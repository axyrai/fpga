==> flow/design.v <==
module debounce_ckt(
input button,
input clk,
output wire result
    );
wire Q1;
wire Q2;
wire EN1 = 1'b1;
wire EN2 = 1'b1;
wire xor_out;
DFF FF1 (button,clk,EN1,Q1);
DFF FF2 (Q1,clk,EN2,Q2);
xor g1 (xor_out,Q1,Q2);
counter C1 (clk,xor_out,~Cout,Cout);     
DFF FF3 (Q2,clk,Cout,result);
endmodule
 module counter (clk, SCLR,EN,c);
     input clk;
     input SCLR;    
     input EN ;  
      reg [N-1:0] Cout; 
	  output reg c; 
parameter N = 20;
            always@(posedge clk)
                    if(SCLR) 
							begin 						  
							Cout <= 0;
							c<=0;
							end
                        else if (EN)    
                            begin
                                    if (Cout == N-1) 
												begin
                                            Cout <= 0;
														  c<=1;
														  end
                                    else
												begin
                                            Cout <= Cout + 1;
														  c<=0;
                            end
									 end
endmodule       
module DFF(input D,input clk,input EN ,output reg Q);
            always @(posedge clk ) 
                    begin
                        if(EN)
                                begin
                                   Q <= D; 
                                end 
                    end     
endmodule
Tool chain data of debounce_ckt --
The steps from the RTL of debounce_ckt to its reports follow in flow order. Lines are those of the file above, counted from 1. Operators carry their Yosys type and port widths (W data, S select, Z words). Not given: --
Design: design top debounce_ckt, clock clk, cell library sky130hd, corner tt_025C_1v80

Elaborated design --
Yosys after proc, flatten, opt, wreduce and memory -nomap, before mapping. Enables and synchronous resets that opt folds into registers are not counted as muxes. Memory bits, and registers merged into a memory's read port (data or address), are not among the register bits. Print and check cells are not counted. Equal cells are merged and count once.
Cells by class: bitwise gates (word level) 1, eq/ne operators 1, add/sub/neg operators 1, muxes and demuxes 3
Operators with widths (count):
- $add A20 B1 Y20 const B | 1
- $eq A20 B5 Y1 const B | 1
- $mux W20 | 1
- $mux W1 | 2
- $xor A1 B1 Y1 | 1
Bit counts: register bits 24

Depth --
Longest topological path by Yosys (ltp), each cell counted once; first at word level (registers and memories cut), then after technology mapping (sequential cells cut; the memories' decode and read muxes count).
Depth: depth in word-level cells 3, ABC_AREA 0, gate-level depth with buffers 6

After synthesis --
Source: synth_stat.txt of the flow (Yosys; design flattened, memories mapped). It holds for the ABC_AREA given above (unset counts as 0); a run with the other value may have another netlist.
Cells by type:
- sky130_fd_sc_hd__dfxtp_1 | count 23, total area 460.442 sq um
- sky130_fd_sc_hd__xnor2_1 | count 7, total area 61.309 sq um
- sky130_fd_sc_hd__nand3_1 | count 10, total area 50.048 sq um
- sky130_fd_sc_hd__nor2_1 | count 13, total area 48.797 sq um
- sky130_fd_sc_hd__xor2_1 | count 5, total area 43.792 sq um
- sky130_fd_sc_hd__nand4_1 | count 6, total area 37.536 sq um
- sky130_fd_sc_hd__nand4b_1 | count 4, total area 35.034 sq um
- sky130_fd_sc_hd__o21ai_0 | count 7, total area 35.034 sq um
- sky130_fd_sc_hd__a21oi_1 | count 6, total area 30.029 sq um
- sky130_fd_sc_hd__edfxtp_1 | count 1, total area 30.029 sq um
- sky130_fd_sc_hd__clkbuf_8 | count 2, total area 27.526 sq um
- sky130_fd_sc_hd__and3_1 | count 4, total area 25.024 sq um
- sky130_fd_sc_hd__nand2_1 | count 6, total area 22.522 sq um
- sky130_fd_sc_hd__nor4_4 | count 1, total area 21.27 sq um
- sky130_fd_sc_hd__o31ai_4 | count 1, total area 21.27 sq um
- sky130_fd_sc_hd__nor3_1 | count 4, total area 20.019 sq um
- sky130_fd_sc_hd__a31o_2 | count 2, total area 17.517 sq um
- sky130_fd_sc_hd__and4_1 | count 2, total area 17.517 sq um
Not listed: further types 15, cells in them 21.
Mapped netlist: chip area (Yosys) 0.0011536 sq mm, buffers 5, mapped cells 125, flip-flops 24
The figures by module come from a second, unflattened synthesis with its own total; it is not the netlist above.
Second synthesis, totals: cell total of the unflattened synthesis 122, area (unflattened synthesis) 0.0011198 sq mm
Each row is one instance without its submodules.
Modules:
- counter | cells 116, sequential area 0.0004204 sq mm, times used 1, area 0.0010135 sq mm
- DFF | cells 1, sequential area 0.00003 sq mm, times used 3, area 0.00003 sq mm
- debounce_ckt | cells 3, sequential area 0 sq mm, times used 1, area 0.0000163 sq mm

Worst setup path after synthesis --
Source: OpenSTA report_checks on the synthesized netlist (no wires, ideal clock, input and output delay 20% of the period each), path of least setup slack; recovery checks are left aside. Register names are those of the netlist, which keeps one name where synthesis merged equal registers.
Timing path after synthesis: path kind register -> register, start point register C1.Cout[0], end point register C1.Cout[18], clock period 1.5 ns, slack 0.003 ns, path delay 1.497 ns, arrival time 1.362 ns, stages on the path 6, time at the first pin 0.000 ns, required time 1.365 ns, synthesis period reached 1.497 ns
"path delay" is the arrival time less input delay plus setup time. "stages on the path": output pins that drive a net of the path, with the launching flip-flop's if there is one; two outputs of one cell count as two. "synthesis period reached" is the clock period less the worst setup slack; recovery checks do not enter. This is arithmetic on one report: input and output delays are still those of the set period (20% each). The rows between start and end are the longest chain of elaborated cells between them; the timing report does not say that the signal goes this way. Where chains are equally long, one stands for them. A line is the first line of the expression or statement that the cell stems from. Yosys adds cells for indexed reads and writes and turns some case tables into memories. A register here has more assigning lines than the two given.
On the way, after synthesis: path through sky130_fd_sc_hd__dfxtp_1 sky130_fd_sc_hd__ha_1 sky130_fd_sc_hd__nand4b_1 sky130_fd_sc_hd__nor4_4 sky130_fd_sc_hd__a31o_2 sky130_fd_sc_hd__a21oi_1, length of the longest elaborated chain 2, elaborated cells between the ends (all ways) 3, RTL lines with such cells 2, classes of those cells add/sub (1); eq/ne (1); mux (1)
RTL lines, path after synthesis:
- start: declaration | line 21 | reg [N-1:0] Cout;
- start: assignment | line 27 | Cout <= 0;
- start: assignment | line 39 | Cout <= Cout + 1;
- $add A20 B1 Y20 | line 39
- $mux W20 | line 32 | if (Cout == N-1)
- end: assignment | line 34 | Cout <= 0;
- end: assignment | line 39
- end: declaration | line 21

Worst path after layout --
Path of least setup slack in the final report of run 1 (OpenROAD, finished layout, wires in). Where an end is a register, its clock arrival counts in the times.
Timing path post-layout: path kind register -> register, start point register C1.c, end point register C1.Cout[19], slack 0.58 ns, stages on the path 5, time at the first pin 0.27 ns, clock period 2.41 ns, arrival time 2.04 ns, required time 2.62 ns
A register here has more assigning lines than the two given.
On the way, post-layout: path through sky130_fd_sc_hd__dfxtp_1 sky130_fd_sc_hd__and4b_1 sky130_fd_sc_hd__nand4_2 sky130_fd_sc_hd__or3_1 sky130_fd_sc_hd__a21oi_1
RTL lines, path post-layout:
- start: declaration | line 22 | output reg c;
- start: assignment | line 28 | c<=0;
- start: assignment | line 35 | c<=1;
- end: assignment | line 27 | Cout <= 0;
- end: assignment | line 39 | Cout <= Cout + 1;
- end: declaration | line 21 | reg [N-1:0] Cout;
Chain of elaborated cells between the ends: none given.

Design debounce_ckt on sky130hd. What follows are 2 stored runs of the flow, each under its own settings; their order means nothing. The constraints put input and output delay at 20% of the set period each and load the outputs with 0.01 pF.
By "achieved clock period" is meant the clock period of the run minus its worst setup slack. This is arithmetic on one report: input and output delays are still those of the set period (20% each).
"time of the worst setup path" is the time allowed to the run's worst setup path (the clock period less input and output delay, where it has them) less its slack. Clock arrival times count: a late capture clock shortens it, a late launch clock lengthens it.
"overall power" is the tool's figure for a default switching activity; nothing was simulated.

* Run 1 | settings: period_ns 2.41; CORE_UTILIZATION 18; PLACE_DENSITY_LB_ADDON 0.12; CORE_ASPECT_RATIO 0.88; CORE_MARGIN 7; CELL_PAD_IN_SITES_GLOBAL_PLACEMENT 3; CELL_PAD_IN_SITES_DETAIL_PLACEMENT 2; CAP_MARGIN 25; SLEW_MARGIN 20 | results: chip area in the Yosys report 0.0011536 sq mm; die footprint 0.0088512 sq mm; standard-cell area after layout 0.0013012 sq mm; utilization 20.9 %; worst setup slack after layout 0.581 ns; final setup TNS 0.000 ns; post-route worst hold slack 0.374 ns; overall power 750.9 µW; achieved clock period 1.829 ns; time of the worst setup path 1.83 ns; worst setup path kind register -> register
* Run 2 | settings: period_ns 2.41; CORE_UTILIZATION 62; SETUP_SLACK_MARGIN 0.02; PLACE_DENSITY 0.9; HOLD_SLACK_MARGIN -0.02; CORE_ASPECT_RATIO 0.55; CORE_MARGIN 6; CELL_PAD_IN_SITES_GLOBAL_PLACEMENT 0; TNS_END_PERCENT 70; GPL_TIMING_DRIVEN 1; CTS_CLUSTER_DIAMETER 112; CAP_MARGIN 40; SLEW_MARGIN 20 | no results, floorplanning failed with PDN-0185
